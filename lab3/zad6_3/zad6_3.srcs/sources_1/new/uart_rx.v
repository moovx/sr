==> flow/design.v <==
module uart_rx(
    input clk,
    input rst,
    input rxd,
    output recieved,
    output [7:0] data
    );
    localparam S_WAIT=2'd0;
    localparam S_START=2'd1;
    localparam S_DATA=2'd2;
    localparam S_STOP=2'd3;
    reg [1:0]state=S_WAIT;
    reg [7:0] bufor=0;
    reg prev_rxd=1'b0;
    reg temp_rx=1'b0;
    integer i=0;
    always @(posedge clk) 
    begin
        if(rst) 
            state=S_WAIT;
        else
        begin
            case(state)
            S_WAIT:
            begin
                if(prev_rxd==0 && rxd==1)
                begin
                    temp_rx=1'b0;
                    state=S_DATA;
                end
            end
            S_DATA:
            begin
                if(i<8)
                begin
                    bufor[i]=rxd;
                    i=i+1;
                end
                else
                begin
                    i=0;
                    state=S_STOP;
                end                
            end
            S_STOP:
            begin
                if(rxd==0)
                begin
                    temp_rx=1'b1;
                end
                state=S_WAIT;
            end
            endcase
        end
        prev_rxd=rxd;
    end 
    assign data=bufor;
    assign recieved = temp_rx;
endmodule
# Tool chain data of uart_rx
# What the tools print for uart_rx, step after step.
# Line numbers count from 1 in the design file above.
# Library cell names are shortened.
# Not given: -
# setup
top	uart_rx
clk_port	clk
cell_library	sky130hd
pvt_corner	tt_025C_1v80

# Word level
# Counts by Yosys on the flattened word-level netlist (proc, flatten, opt, wreduce; memories kept). Register bits leave out memories and registers merged into their read ports (data or address). Print and check cells are left out. Cells with the same type and inputs are merged into one.
# bits
register_bits	44
input_bits	3
output_inout_bits	9
wordCells	34
# classes
n_addsub	2
cmp	1
eq_ne	5
n_shift	2
muxes	6
bitwise	5
reduce_logical	8
# op_table
cell	n
1-bit by 33-bit variable shift with 8-bit output	1
1-bit by 33-bit variable shift with 8-bit output with constant A	1
32-bit negator with 33-bit output	1
32-bit by 2-bit adder with 32-bit output with constant B	1
32-bit by 5-bit < comparator with 1-bit output with constant B	1
8-bit AND	1
8-bit bitwise OR	1
8-bit NOT	1
2-bit != test with constant B	3
3-bit AND reduction	2
2-bit parallel mux with 3-bit select	1
2-bit == test with constant B	2
4-bit AND reduction	1
2-bit 2-to-1 mux	2
3-bit nonzero test	1
1-bit NOT	2
2-bit logical NOT	1
2-bit AND reduction	1
2-bit nonzero test	1
1-bit parallel mux with 2-bit select	1
1-bit 2-to-1 mux	2
1-bit logical AND	1

# Depth
# Yosys ltp: most cells in a row. Word level: on the elaborated netlist, between registers, memories and ports. Mapped: between sequential cells and ports; inverters and the memories' decode and read muxes count.
# depth
depth_word	5
abc_area	0
mapped_depth	11

# Netlist
# Yosys stat after the flow's synthesis: flattened, memories mapped to cells. It holds for the ABC_AREA given above (unset counts as 0); a run with the other value may have another netlist.
# synth_totals
cells	404
synth_area_mm2	0.0035096
seqArea_mm2	0.0012912
ffs	44
# by_type
type	n	type_area_um2
edfxtp_1	41	1.23E+03
nor2_1	60	225.216
xnor2_1	18	157.651
xor2_1	14	122.618
nand3_1	23	115.11
nor4_1	15	93.84
mux2_1	8	90.086
nand2_1	24	90.086
ha_1	7	87.584
a21oi_1	17	85.082
nand4_1	13	81.328
clkbuf_1	20	75.072
or4_1	9	67.565
dfxtp_1	3	60.058
inv_1	16	60.058
nor3_1	12	60.058
o21ai_0	12	60.058
or3_1	9	56.304
# Not listed: further types 49, cells in them 83.

# Timing after synthesis
# OpenSTA on the mapped netlist: ideal clock, no wires. The path of least setup slack (recovery checks aside). Input and output delay are each 20% of the period. Register names are those of the netlist, which keeps one name where synthesis merged equal registers.
# synth_path
kind	flip-flop to flip-flop
from	reg i[0]
to	reg bufor[2]
period_ns	4.42
setup_ns	0.262
t_first_pin_ns	0.000
arrival_time_ns	3.241
required_time_ns	4.158
setup_slack_ns	0.917
delay_ns	3.503
path_stages	11
n_path_buf	0
period_less_setup_slack_ns	3.503
# "delay_ns" = arrival - input delay + setup time.
# "path_stages": output pins that drive a net of the path, with the launching flip-flop's if there is one; two outputs of one cell count as two.
# "period_less_setup_slack_ns" is the clock period less the worst setup slack; recovery checks do not enter. This is arithmetic on one report: input and output delays are still those of the set period (20% each).
# Between the ends stands the longest chain of elaborated cells between them, by number of cells; it is not shown to be the way that was timed. Of several equally long chains one is given.
# Each line given opens the expression or statement behind the cell; cells for indexed reads and writes are added by Yosys, which also makes memories of some case tables.
# Lines with a computed index may be missing from the assigning lines.
# Ways into the end's enable are left out, as the timed path ends at the data pin.
# synth_between
cell_sequence	edfxtp_1 -> inv_1 -> ha_1 -> nor3b_2 -> nand2_2 -> or4_4 -> o22ai_2 -> nand2_1 -> a2111oi_4 -> nand4_1 -> mux2_1
elab_chain_len	5
# synth_lines
element	line_no	source
from (decl)	16	integer i=0;
from (assign)	37	i=i+1;
from (assign)	41	i=0;
32-bit negator with 33-bit output	36	bufor[i]=rxd;
1-bit by 33-bit variable shift with 8-bit output	36
8-bit NOT	36
8-bit AND	36
8-bit bitwise OR	36
to (decl)	13	reg [7:0] bufor=0;

# Timing after layout
# Path of least setup slack in the final report of job 1 (OpenROAD, finished layout, wires in). Where an end is a register, its clock arrival counts in the times.
# layout_path
kind	flip-flop to flip-flop
from	reg i[12]
to	reg bufor[2]
period_ns	2.32
setup_ns	0.24
t_first_pin_ns	0.29
arrival_time_ns	3.34
required_time_ns	2.37
setup_slack_ns	-0.97
path_stages	11
n_path_buf	2
# Between the ends stands the longest chain of elaborated cells between them, by number of cells; it is not shown to be the way that was timed. Of several equally long chains one is given.
# Lines with a computed index may be missing from the assigning lines.
# Ways into the end's enable are left out, as the timed path ends at the data pin.
# layout_between
cell_sequence	edfxtp_1 -> or4_4 -> or2_4 -> buf_6 -> or4_4 -> o22ai_2 -> nand2_2 -> a2111oi_4 -> buf_6 -> nand4_1 -> mux2_1
elab_chain_len	5
# layout_lines
element	line_no	source
from (decl)	16	integer i=0;
from (assign)	37	i=i+1;
from (assign)	41	i=0;
32-bit negator with 33-bit output	36	bufor[i]=rxd;
1-bit by 33-bit variable shift with 8-bit output	36
8-bit NOT	36
8-bit AND	36
8-bit bitwise OR	36
to (decl)	13	reg [7:0] bufor=0;

# Design uart_rx on sky130hd. What follows are 2 stored runs of the flow, each under its own settings; their order means nothing. The constraints put input and output delay at 20% of the set period each and load the outputs with 0.01 pF.
# "period_reached_ns": clock period set for the run, less the worst setup slack. It is reckoned from that one timing run; input and output delays stay at 20% of the period that was set.
# By "worst_setup_path_time_ns" is meant the share of the clock period that the worst setup path is allowed (20% is reserved at inputs, 20% at outputs), minus its slack. Clock arrival times at its registers enter into it.
# By "power_uw" is meant OpenSTA's value without simulated activity: inputs other than the clock are taken to toggle once in ten clock periods, and the tool carries that through the logic.
# A setting shown as - is not set for that run.
item,job 1,job 2
period_ns,2.32,2.64
CAP_MARGIN,20,15
CORE_MARGIN,2,2
CORE_UTILIZATION,40,15
SLEW_MARGIN,20,15
PLACE_DENSITY_LB_ADDON,-,0.19
CELL_PAD_IN_SITES_DETAIL_PLACEMENT,-,1
TNS_END_PERCENT,-,60
GPL_ROUTABILITY_DRIVEN,-,1
CTS_CLUSTER_SIZE,-,85
power_uw,2191,2020
ws_setup_ns,-0.968,-0.688
hold_worst_slack_ns,0.555,0.530
period_reached_ns,3.288,3.328
layout_utilization_pct,65.7,23.8
worst_setup_path_time_ns,3.29,3.33
timing.worst_path_kind,flip-flop to flip-flop,flip-flop to flip-flop
finalCellArea_mm2,0.0056479,0.0054102
timing.setup.tns_ns,-14.709,-5.171
die_footprint_mm2,0.0095394,0.0246364
synth_chip_area_mm2,0.0035096,0.0035096
