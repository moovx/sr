==> flow/design.v <==
`timescale 1ns / 1ps
module uart_tx(
    input clk,
    input rst,
    input send,
    input [7:0] data,
    output txd
    );
    localparam S_WAIT=2'd0;
    localparam S_START=2'd1;
    localparam S_DATA=2'd2;
    localparam S_STOP=2'd3;
    reg [1:0]state=S_WAIT;
    reg [7:0] bufor;
    reg prev_send=1'b0;
    reg temp_tx=1'b0;
    integer i=0;
    always @(posedge clk) 
    begin
        if(rst) 
            state=S_WAIT;
        else
        begin
            case(state)
            S_WAIT:
            begin
                if(prev_send==0 && send==1)
                begin
                    bufor = data;
                    state=S_START;
                end
            end
            S_START:
            begin
                temp_tx=1'b1;
                state=S_DATA;
            end
            S_DATA:
            begin
                if(i<8)
                begin
                    temp_tx=bufor[i];
                    i=i+1;
                end
                else
                begin
                    i=0;
                    state=S_STOP;
                end                
            end
            S_STOP:
            begin
                temp_tx=1'b0;
                state=S_WAIT;
            end
            endcase
        end
        prev_send=send;
    end 
    assign txd=temp_tx;
endmodule
* Step by step through the tools: uart_tx
What the tools print for uart_tx, step after step.
Line numbers count from 1 in the design file above.
Operators: Yosys type, input widths -> output width; for muxes data width and select width s.
Cell names lack the library's common part.
Not given: -
- Top module :: uart_tx
- Clock port :: clk
- Library :: sky130hd
- Timing corner :: tt_025C_1v80

* Word-level counts
Counts by Yosys on the flattened word-level netlist (proc, flatten, opt, wreduce; memories kept). Register bits leave out memories and registers merged into their read ports (data or address). Print and check cells are left out. Cells with the same type and inputs are merged into one.
- Shift operators :: 1
- Equal/unequal tests :: 6
- Bitwise logic cells :: 5
- Divide/modulo/power cells :: 0
- Reduce/logical cells :: 8
- Multiply operators :: 0
- Add/subtract/negate cells :: 1
- Mux-type cells :: 9
- Order comparisons :: 1
** Operators with widths (number)
- $mux 32 :: 2
- $add 32x2->32 const B :: 1
- $lt 32x5->1 const B :: 1
- $shiftx 8x32->1 :: 1
- $mux 8 :: 2
- $pmux 2 s4 :: 1
- $ne 2x2->1 const B :: 3
- $reduce_and 3->1 :: 2
- $reduce_or 3->1 :: 2
- $not 1->1 :: 5
- $eq 2x2->1 const B :: 2
- $reduce_and 2->1 :: 2
- $mux 2 :: 2
- $pmux 1 s3 :: 1
- $eq 2x1->1 const B :: 1
- $logic_not 2->1 :: 1
- $logic_and 1x1->1 :: 1
- $mux 1 :: 1
- Output and inout bits :: 1
- Word width x clocked read ports :: 0
- Latch bits :: 0
- Memory bits (writable) :: 0
- Elaborated cells :: 36
- ROM bits :: 0
- Bits of input ports :: 11
- Bits in registers :: 44
- Memories :: 0

* Longest topological paths
Yosys ltp: most cells in a row. Word level: on the elaborated netlist, between registers, memories and ports. Mapped: between sequential cells and ports; inverters and the memories' decode and read muxes count.
- Word-level depth :: 4
- ABC_AREA :: 1
- Mapped depth :: 12
- Depth with buffers taken out :: 11

* Synthesis result
The flow's flattened synthesis, as Yosys stat reports it; memories are mapped. The netlist is that of the ABC_AREA named above (0 if unset); the other value can give another one.
** Cells by type
- edfxtp_1 :: number 41, total area 1.23E+03 um^2
- nand2_1 :: number 78, total area 292.781 um^2
- inv_1 :: number 62, total area 232.723 um^2
- nor2_1 :: number 53, total area 198.941 um^2
- xor2_1 :: number 14, total area 122.618 um^2
- ha_1 :: number 5, total area 62.56 um^2
- a21oi_1 :: number 12, total area 60.058 um^2
- dfxtp_1 :: number 3, total area 60.058 um^2
- nand3_1 :: number 11, total area 55.053 um^2
- nand4_1 :: number 8, total area 50.048 um^2
- o21ai_0 :: number 10, total area 50.048 um^2
- nor3_1 :: number 9, total area 45.043 um^2
- nand3_2 :: number 4, total area 40.038 um^2
- nor2_8 :: number 2, total area 40.038 um^2
- nand3_4 :: number 2, total area 35.034 um^2
- nor3_4 :: number 2, total area 32.531 um^2
- nor3_2 :: number 3, total area 30.029 um^2
- nand2_4 :: number 2, total area 22.522 um^2
Not listed: further types 14, cells in them 20.
- Buffers :: 3
- Sequential part of the area :: 0.0012912 mm^2
- Chip area (Yosys) :: 0.0028139 mm^2
- Flip-flop cells :: 44
- Standard cells after synthesis :: 341

* Timing after synthesis
OpenSTA on the mapped netlist: ideal clock, no wires. The path of least setup slack (recovery checks aside). Input and output delay are each 20% of the period. Register names are those of the netlist, which keeps one name where synthesis merged equal registers.
- Path kind :: register to register
- Start point :: reg state[0]
- End point :: reg i[0]
- Slack :: -0.059 ns
- Buffers on the path :: 0
- Library setup time :: 0.422 ns
- Path delay :: 2.360 ns
- Data required time :: 1.878 ns
- Arrival :: 1.938 ns
- Period :: 2.3 ns
- Stages :: 5
- Time at the first pin :: 0.000 ns
- Period reached after synthesis :: 2.359 ns
"path delay" = arrival - input delay + setup time.
"stages": output pins that drive a net of the path, with the launching flip-flop's if there is one; two outputs of one cell count as two.
"period reached after synthesis" is the clock period less the worst setup slack; recovery checks do not enter. This is arithmetic on one report: input and output delays are still those of the set period (20% each).
Between the ends stands the longest chain of elaborated cells between them, by number of cells; it is not shown to be the way that was timed. Of several equally long chains one is given.
Each line given opens the expression or statement behind the cell; cells for indexed reads and writes are added by Yosys, which also makes memories of some case tables.
At most two assigning lines are given for a register; there are more.
The path ends at the enable pin of a flip-flop; only ways to that pin are counted.
- Cells stage by stage :: dfxtp_1 inv_1 ha_1 inv_1 nor2_1
- Cells in the longest elaborated chain :: 4
- Elaborated cells between the ends (all ways) :: 6
- RTL lines with such cells :: 1
- Classes of those cells :: eq/ne: 2; logic: 1; reduce/logical: 3
** RTL lines, path after synthesis
- start, declared :: RTL line 13 : reg [1:0]state=S_WAIT;
- start, assigned :: RTL line 21 : state=S_WAIT;
- start, assigned :: RTL line 30 : state=S_START;
- $logic_not 2->1 :: RTL line 24 : case(state)
- $reduce_or 3->1
- $not 1->1
- $reduce_and 2->1
- end, assigned :: RTL line 43 : i=i+1;
- end, assigned :: RTL line 47 : i=0;
- end, declared :: RTL line 17 : integer i=0;

* Timing after layout
From the final timing report of entry A: the path of least setup slack in the routed layout; clock arrival at registers is part of the times.
- Path kind :: register to register
- Start point :: reg i[0]
- End point :: reg i[22]
- Period :: 3.5 ns
- Time at the first pin :: 0.30 ns
- Stages :: 11
- Buffers on the path :: 0
- Library setup time :: 0.23 ns
- Arrival :: 2.12 ns
- Data required time :: 3.57 ns
- Slack :: 1.45 ns
Between the ends stands the longest chain of elaborated cells between them, by number of cells; it is not shown to be the way that was timed. Of several equally long chains one is given.
- Cells stage by stage :: edfxtp_1 ha_1 nand3_2 nor2_4 nand2_4 nor2_4 nand3_2 nor2_1 nand2_1 nand3_1 inv_1
- Cells in the longest elaborated chain :: 3
- Elaborated cells between the ends (all ways) :: 4
- RTL lines with such cells :: 3
- Classes of those cells :: add/sub: 1; compare: 1; mux: 2
** RTL lines, path after layout
- start, declared :: RTL line 17 : integer i=0;
- start, assigned :: RTL line 43 : i=i+1;
- start, assigned :: RTL line 47 : i=0;
- $add 32x2->32 :: RTL line 43
- $mux 32 :: RTL line 40 : if(i<8)
- $mux 32 :: RTL line 24 : case(state)
- end, assigned :: RTL line 43
- end, assigned :: RTL line 47
- end, declared :: RTL line 17

FLOW RESULTS
============

Top module uart_tx; platform sky130hd; tools Yosys and OpenROAD; 2 stored runs in no particular order. Input and output delays are each 20% of the period that was set; the output load is 0.01 pF.
"period reached": clock period set for the run, less the worst setup slack. It is reckoned from that one timing run; input and output delays stay at 20% of the period that was set.
By "time on the worst setup path" is meant the share of the clock period that the worst setup path is allowed (20% is reserved at inputs, 20% at outputs), minus its slack. Clock arrival times at its registers enter into it.
"power consumption": no workload was simulated; the value follows from the tool's default switching activity.

* Entry A
** Files
==> flow/run.sh <==
#!/bin/bash
# the make line also repeats the synthesis and layout settings of config.mk as NAME=value (left out here)
make -C /OpenROAD-flow-scripts/flow DESIGN_CONFIG=/design/flow/config.mk WORK_HOME=/design/flow/orfs CLKGATE_MAP_FILE= finish
==> flow/config.mk <==
export PLATFORM = sky130hd
export DESIGN_NAME = uart_tx
export DESIGN_NICKNAME = uart_tx
export VERILOG_FILES = /design/flow/design.v
export SDC_FILE = /design/flow/constraint.sdc
export NUM_CORES = 4
export LEC_CHECK = 0
export ABC_AREA = 1
export CAP_MARGIN = 20
export CELL_PAD_IN_SITES_DETAIL_PLACEMENT = 2
export CELL_PAD_IN_SITES_GLOBAL_PLACEMENT = 3
export CORE_MARGIN = 2
export CORE_UTILIZATION = 30
export CTS_CLUSTER_DIAMETER = 65
export CTS_CLUSTER_SIZE = 97
export GPL_ROUTABILITY_DRIVEN = 1
export HOLD_SLACK_MARGIN = 0.12
export PLACE_DENSITY_LB_ADDON = 0.22
export SETUP_SLACK_MARGIN = 0.32
export SLEW_MARGIN = 20
==> flow/constraint.sdc <==
create_clock -name core_clock -period 3.5 [get_ports {clk}]
set_input_delay 0.7000 -clock core_clock [delete_from_list [all_inputs] [get_ports {clk}]]
set_output_delay 0.7000 -clock core_clock [all_outputs]
set_load 0.01 [all_outputs]
** Results
- Area of the synthesized netlist :: 0.0028139 mm^2
- Full die area :: 0.0101707 mm^2
- Std-cell area (final layout) :: 0.0031618 mm^2
- Period reached :: 2.046 ns
- Time on the worst setup path :: 2.05 ns
- Critical path type :: register to register
- Worst-case hold slack :: 0.560 ns
- Final utilization :: 34.5 %
- Total negative setup slack :: 0.000 ns
- Setup slack of the critical path :: 1.454 ns
- Power consumption :: 0.001468 W

* Entry B
** Files
==> flow/run.sh <==
#!/bin/bash
# the make line also repeats the synthesis and layout settings of config.mk as NAME=value (left out here)
make -C /OpenROAD-flow-scripts/flow DESIGN_CONFIG=/design/flow/config.mk WORK_HOME=/design/flow/orfs CLKGATE_MAP_FILE= finish
==> flow/config.mk <==
export PLATFORM = sky130hd
export DESIGN_NAME = uart_tx
export DESIGN_NICKNAME = uart_tx
export VERILOG_FILES = /design/flow/design.v
export SDC_FILE = /design/flow/constraint.sdc
export NUM_CORES = 4
export LEC_CHECK = 0
export ABC_AREA = 0
export CAP_MARGIN = 20
export CORE_ASPECT_RATIO = 1.27
export CORE_MARGIN = 10
export CORE_UTILIZATION = 36
export CTS_CLUSTER_DIAMETER = 227
export CTS_CLUSTER_SIZE = 55
export PLACE_DENSITY_LB_ADDON = 0.25
export SETUP_SLACK_MARGIN = 0.49
export SLEW_MARGIN = 5
export TNS_END_PERCENT = 60
==> flow/constraint.sdc <==
create_clock -name core_clock -period 2.21 [get_ports {clk}]
set_input_delay 0.4420 -clock core_clock [delete_from_list [all_inputs] [get_ports {clk}]]
set_output_delay 0.4420 -clock core_clock [all_outputs]
set_load 0.01 [all_outputs]
** Results
- Area of the synthesized netlist :: 0.0025174 mm^2
- Full die area :: 0.010762 mm^2
- Std-cell area (final layout) :: 0.0036948 mm^2
- Period reached :: 1.860 ns
- Time on the worst setup path :: 1.86 ns
- Critical path type :: register to register
- Worst-case hold slack :: 0.575 ns
- Final utilization :: 53.9 %
- Total negative setup slack :: 0.000 ns
- Setup slack of the critical path :: 0.350 ns
- Power consumption :: 0.002614 W
